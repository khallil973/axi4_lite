==> flow/design.v <==
module axi_master (
    input wire clk,
    input wire arst_n,
    input wire start_write,
    input wire start_read,
    input wire [31:0] write_data,
    input wire [31:0] write_address_M,
    input wire [31:0] read_address,
    output reg [31:0] read_data,
    output reg write_done,
    output reg read_done,
    output reg [31:0] M_AXI_AWADDR,
    output reg M_AXI_AWVALID,
    input wire M_AXI_AWREADY,
    output reg [31:0] M_AXI_WDATA,
    output reg [3:0] M_AXI_WSTRB,
    output reg M_AXI_WVALID,
    input wire M_AXI_WREADY,
    input wire [1:0] M_AXI_BRESP,
    input wire M_AXI_BVALID,
    output reg M_AXI_BREADY,
    output reg [31:0] M_AXI_ARADDR,
    output reg M_AXI_ARVALID,
    input wire M_AXI_ARREADY,
    input wire [31:0] M_AXI_RDATA,
    input wire [1:0] M_AXI_RRESP,
    input wire M_AXI_RVALID,
    output reg M_AXI_RREADY
);
reg start_write_reg;
always @(posedge clk or negedge arst_n) begin
    if (!arst_n) begin
        M_AXI_AWVALID <= 0;
        M_AXI_WVALID  <= 0;
        M_AXI_BREADY  <= 0;
        M_AXI_ARVALID <= 0;
        M_AXI_RREADY  <= 0;
        write_done    <= 0;
        read_done     <= 0;
    end 
    else begin
        if (start_write) begin
            M_AXI_AWADDR  <= write_address_M;
            M_AXI_AWVALID <= 1;
            M_AXI_WDATA   <= write_data;
            M_AXI_WVALID  <= 1;
            M_AXI_WSTRB   <= 4'b1111;  
            write_done    <= 0;  
        end
        if (M_AXI_AWREADY && M_AXI_AWVALID) 
            M_AXI_AWVALID <= 0;  
        if (M_AXI_WREADY && M_AXI_WVALID) 
            M_AXI_WVALID <= 0;  
        if (M_AXI_BVALID) begin
            M_AXI_BREADY <= 1;  
            write_done   <= 1;  
        end 
        else 
            M_AXI_BREADY <= 0;  
        if (start_read) begin
            M_AXI_ARADDR  <= read_address;
            M_AXI_ARVALID <= 1;
            read_done     <= 0;  
        end
        if (M_AXI_ARREADY && M_AXI_ARVALID) 
            M_AXI_ARVALID <= 0;  
        if (M_AXI_RVALID) begin
            M_AXI_RREADY <= 1;  
            read_data    <= M_AXI_RDATA;  
            read_done    <= 1;  
        end 
        else 
            M_AXI_RREADY <= 0;  
    end
end
endmodule
module axi_slave (
    input wire clk,
    input wire arst_n,
    input wire [31:0] S_AXI_AWADDR,
    input wire S_AXI_AWVALID,
    output reg S_AXI_AWREADY,
    input wire [31:0] S_AXI_WDATA,
    input wire [3:0] S_AXI_WSTRB,
    input wire S_AXI_WVALID,
    output reg S_AXI_WREADY,
    output reg [1:0] S_AXI_BRESP,
    output reg S_AXI_BVALID,
    input wire S_AXI_BREADY,
    input wire [31:0] S_AXI_ARADDR,
    input wire S_AXI_ARVALID,
    output reg S_AXI_ARREADY,
    output reg [31:0] S_AXI_RDATA,
    output reg [1:0] S_AXI_RRESP,
    output reg S_AXI_RVALID,
    input wire S_AXI_RREADY
);
    reg [31:0] memory [0:255];
    reg [31:0] write_address_S;
    reg [31:0] read_address_S;
    reg write_in_progress_S;
    reg [31:0] debug_mem_value;
    integer i;
    always @(posedge clk or negedge arst_n) begin
        if (!arst_n) begin
            for (i = 0; i < 256; i = i + 1) begin
                memory[i] <= 32'h00000000;  
            end
        end
    end
    always @(posedge clk or negedge arst_n) begin
        if (!arst_n) begin
            S_AXI_AWREADY <= 0;
            S_AXI_WREADY <= 0;
            S_AXI_BVALID <= 0;
            S_AXI_BRESP <= 2'b00;
            S_AXI_ARREADY <= 0;
            S_AXI_RVALID <= 0;
            S_AXI_RRESP <= 2'b00;
            write_in_progress_S <= 0;
            debug_mem_value <= 32'h00000000;
        end else begin
            if (S_AXI_AWVALID && !S_AXI_AWREADY) begin
                write_address_S <= S_AXI_AWADDR; 
                S_AXI_AWREADY <= 1;
            end
            if (S_AXI_AWREADY && S_AXI_AWVALID) begin
                S_AXI_AWREADY <= 0;  
                write_in_progress_S <= 1;  
            end
            if (write_in_progress_S && S_AXI_WVALID && !S_AXI_WREADY) begin
                S_AXI_WREADY <= 1;
                memory[write_address_S] <= S_AXI_WDATA;  
            end
            if (S_AXI_WREADY && S_AXI_WVALID) begin
                S_AXI_WREADY <= 0;
                write_in_progress_S <= 0;
                S_AXI_BRESP <= 2'b00;  
                S_AXI_BVALID <= 1;
                debug_mem_value <= S_AXI_WDATA;
            end
            if (S_AXI_BVALID && S_AXI_BREADY) begin
                S_AXI_BVALID <= 0;
            end
            if (S_AXI_ARVALID && !S_AXI_ARREADY) begin
                read_address_S <= S_AXI_ARADDR; 
                S_AXI_ARREADY <= 1;
            end
            if (S_AXI_ARREADY && S_AXI_ARVALID) begin
                S_AXI_ARREADY <= 0;  
                S_AXI_RDATA <= memory[read_address_S];  
                S_AXI_RRESP <= 2'b00;  
                S_AXI_RVALID <= 1;
            end
            if (S_AXI_RVALID && S_AXI_RREADY) begin
                S_AXI_RVALID <= 0;
            end
        end
    end
endmodule
module axi_lite_top (
    input wire clk,
    input wire arst_n,
    input wire start_write,
    input wire start_read,
    input wire [31:0] write_data,
    input wire [31:0] write_address_M,
    input wire [31:0] read_address,
    output wire [31:0] read_data,
    output wire write_done,
    output wire read_done
);
    wire [31:0] axi_awaddr;
    wire axi_awvalid;
    wire axi_awready;
    wire [31:0] axi_wdata;
    wire [3:0] axi_wstrb;
    wire axi_wvalid;
    wire axi_wready;
    wire [1:0] axi_bresp;
    wire axi_bvalid;
    wire axi_bready;
    wire [31:0] axi_araddr;
    wire axi_arvalid;
    wire axi_arready;
    wire [31:0] axi_rdata;
    wire [1:0] axi_rresp;
    wire axi_rvalid;
    wire axi_rready;
    axi_master master (
        .clk(clk),
        .arst_n(arst_n),
        .start_write(start_write),
        .start_read(start_read),
        .write_data(write_data),
        .write_address_M(write_address_M),
        .read_address(read_address),
        .read_data(read_data),
        .write_done(write_done),
        .read_done(read_done),
        .M_AXI_AWADDR(axi_awaddr),
        .M_AXI_AWVALID(axi_awvalid),
        .M_AXI_AWREADY(axi_awready),
        .M_AXI_WDATA(axi_wdata),
        .M_AXI_WSTRB(axi_wstrb),
        .M_AXI_WVALID(axi_wvalid),
        .M_AXI_WREADY(axi_wready),
        .M_AXI_BRESP(axi_bresp),
        .M_AXI_BVALID(axi_bvalid),
        .M_AXI_BREADY(axi_bready),
        .M_AXI_ARADDR(axi_araddr),
        .M_AXI_ARVALID(axi_arvalid),
        .M_AXI_ARREADY(axi_arready),
        .M_AXI_RDATA(axi_rdata),
        .M_AXI_RRESP(axi_rresp),
        .M_AXI_RVALID(axi_rvalid),
        .M_AXI_RREADY(axi_rready)
    );
    axi_slave slave (
        .clk(clk),
        .arst_n(arst_n),
        .S_AXI_AWADDR(axi_awaddr),
        .S_AXI_AWVALID(axi_awvalid),
        .S_AXI_AWREADY(axi_awready),
        .S_AXI_WDATA(axi_wdata),
        .S_AXI_WSTRB(axi_wstrb),
        .S_AXI_WVALID(axi_wvalid),
        .S_AXI_WREADY(axi_wready),
        .S_AXI_BRESP(axi_bresp),
        .S_AXI_BVALID(axi_bvalid),
        .S_AXI_BREADY(axi_bready),
        .S_AXI_ARADDR(axi_araddr),
        .S_AXI_ARVALID(axi_arvalid),
        .S_AXI_ARREADY(axi_arready),
        .S_AXI_RDATA(axi_rdata),
        .S_AXI_RRESP(axi_rresp),
        .S_AXI_RVALID(axi_rvalid),
        .S_AXI_RREADY(axi_rready)
    );
endmodule
## From RTL to reports: axi_lite_top

The steps from the RTL of axi_lite_top to its reports follow in flow order.
Lines are those of the file above, counted from 1.
Library cell names are shortened.
Not given: --

| design | value |
|---|---|
| top | axi_lite_top |
| clock port | clk |
| library | sky130hd |
| library corner | tt_025C_1v80 |

## Elaborated design

Source: Yosys, flattened and elaborated. Widths are those after wreduce. Registers that Yosys merges into a memory's read port (data or address) are not register bits. Print and check cells do not count. Equal cells are merged and count once.

| cells by class | value |
|---|---|
| reductions and logical operators | 23 |
| muxes and demuxes | 23 |

Operators with widths:

| cell | count |
|---|---|
| 2-to-1 mux 1 bit | 23 |
| nonzero test 2 bit | 11 |
| logical AND 1 bit | 9 |
| zero test 1 bit | 3 |

| word-level totals | value |
|---|---|
| output and inout bits | 34 |
| word-level cells | 59 |
| bits in registers | 13 |

## Depth

Depth = most cells in a row (Yosys ltp): at word level without a register or memory, in the mapped netlist without a sequential cell, where the memories' decode and read muxes count.

| logic depth | value |
|---|---|
| depth in word-level cells | 4 |
| ABC_AREA | 0 |
| mapped depth | 2 |
| mapped depth without buffers | 2 |

## Netlist

Source: synth_stat.txt of the flow (Yosys; design flattened, memories mapped). It holds for the ABC_AREA given above (unset counts as 0); a run with the other value may have another netlist.

| mapped netlist | value |
|---|---|
| cell area after synthesis | 0.0006932 mm2 |
| sequential part of the area | 0.0003253 mm2 |
| buffers | 32 |
| mapped flip-flops | 13 |
| mapped cells | 64 |

Cells by type:

| type | count | total area (um2) |
|---|---|---|
| dfrtp_1 | 13 | 325.312 |
| buf_4 | 32 | 240.23 |
| mux2i_1 | 5 | 50.048 |
| xor2_1 | 2 | 17.517 |
| a21o_1 | 2 | 15.014 |
| inv_1 | 3 | 11.261 |
| a21oi_1 | 2 | 10.01 |
| nand2_1 | 2 | 7.507 |
| nand3b_1 | 1 | 7.507 |
| o21ai_0 | 1 | 5.005 |
| conb_1 | 1 | 3.754 |

The figures by module come from a second, unflattened synthesis with its own total; it is not the netlist above.

| unflattened totals | value |
|---|---|
| cell total of the unflattened synthesis | 204 |
| area (unflattened synthesis) | 0.0046169 mm2 |

Each row is one instance without its submodules.

By module:

| module | sequential area (mm2) | times used | cells | area (mm2) |
|---|---|---|---|---|
| axi_master | 0.0040189 | 1 | 151 | 0.004124 |
| axi_slave | 0.0001501 | 1 | 53 | 0.000493 |
| axi_lite_top | 0 | 1 | 0 | 0 |

## Worst setup path after synthesis

Path of least setup slack by OpenSTA after synthesis, without wires, with an ideal clock, recovery checks aside; 20% of the period is set as input and as output delay. Where synthesis merged equal registers, the netlist keeps one of their names.

| path after synthesis | value |
|---|---|
| kind | reg2reg |
| start point | reg (name not given) |
| end point | reg master.read_done |
| path delay | 683 ps |
| setup time | 118 ps |
| driving pins on the path | 2 |
| period | 799 ps |
| time at the first pin | 0 ps |
| setup slack | 116 ps |
| path buffers | 0 |
| arrival | 565 ps |
| period reached after synthesis | 683 ps |

"path delay" is the arrival time less input delay plus setup time.
"driving pins on the path" counts driving pins, that of a launching flip-flop among them; a cell with two outputs on the path counts twice.
"period reached after synthesis" = period - worst setup slack (recovery checks aside). The figure is calculated, with input and output delays left at 20% of the set period.
At most two assigning lines are given for a register; there are more.

| on the way, after synthesis | value |
|---|---|
| cell sequence | dfrtp_1 a21o_1 |

RTL lines, path after synthesis:

| element | line | source |
|---|---|---|
| end: assignment | 39 | `read_done     <= 0;` |
| end: assignment | 63 | `read_done     <= 0;` |
| end: declaration | 11 | `output reg read_done,` |

Chain of elaborated cells between the ends: none given.

## Timing after layout

From the final timing report of stored run 1: the path of least setup slack in the routed layout; clock arrival at registers is part of the times.
The path's times are printed in steps of 10 ps; the period is the one set.

| path after layout | value |
|---|---|
| kind | reg2out |
| start point | reg master.write_done |
| end point | out write_done |
| time at the first pin | 270 ps |
| setup slack | -60 ps |
| output delay | 180 ps |
| path buffers | 1 |
| period | 903 ps |
| driving pins on the path | 2 |
| arrival | 780 ps |

At most two assigning lines are given for a register; there are more.

| on the way, after layout | value |
|---|---|
| cell sequence | dfrtp_1 buf_2 |
| cells in the longest elaborated chain | 0 |
| elaborated cells between the ends (all ways) | 0 |
| source lines of those cells | 0 |

RTL lines, path after layout:

| element | line | source |
|---|---|---|
| start: declaration | 10 | `output reg write_done,` |
| start: assignment | 38 | `write_done    <= 0;` |
| start: assignment | 48 | `write_done    <= 0;` |
| end: declaration | 170 | `output wire write_done,` |

FLOW RESULTS
============

Top module axi_lite_top; platform sky130hd; tools Yosys and OpenROAD; 2 stored runs in no particular order. Input and output delays are each 20% of the period that was set; the output load is 0.01 pF.
"period reached": clock period set for the run, less the worst setup slack. It is reckoned from that one timing run; input and output delays stay at 20% of the period that was set.
By "worst setup path time" is meant the share of the clock period that the worst setup path is allowed (20% is reserved at inputs, 20% at outputs), minus its slack. Clock arrival times at its registers enter into it.
By "total power of the final layout" is meant OpenSTA's value without simulated activity: inputs other than the clock are taken to toggle once in ten clock periods, and the tool carries that through the logic.
"worst setup path time" is known to 10 ps.
Settings: - = not set for that run.

| run | period_ns | CORE_UTILIZATION | PLACE_DENSITY_LB_ADDON | SLEW_MARGIN | CAP_MARGIN | CORE_MARGIN | SETUP_SLACK_MARGIN | CORE_ASPECT_RATIO | CELL_PAD_IN_SITES_GLOBAL_PLACEMENT | ABC_AREA | GPL_TIMING_DRIVEN | die outline area (mm2) | total power of the final layout (W) | final setup TNS (ps) | netlist area reported by Yosys (mm2) | post-layout utilization | worst setup slack after layout (ps) | worst setup path time (ps) | critical path kind | standard-cell area after routing (mm2) | period reached (ps) |
|---|---|---|---|---|---|---|---|---|---|---|---|---|---|---|---|---|---|---|---|---|---|
| stored run 1 | 0.903 | 47 | 0.03 | 40 | 20 | 2 | - | - | - | - | - | 0.0017982 | 0.001916 | -118 | 0.0006932 | 0.496 | -62 | 780 | reg2out | 0.0006619 | 965 |
| stored run 2 | 1.17 | 40 | 0.27 | 20 | 20 | 9 | 0.25 | 1.82 | 1 | 1 | 0 | 0.0036414 | 0.001592 | 0 | 0.0006982 | 0.55 | 154 | 780 | reg2out | 0.0009084 | 1016 |
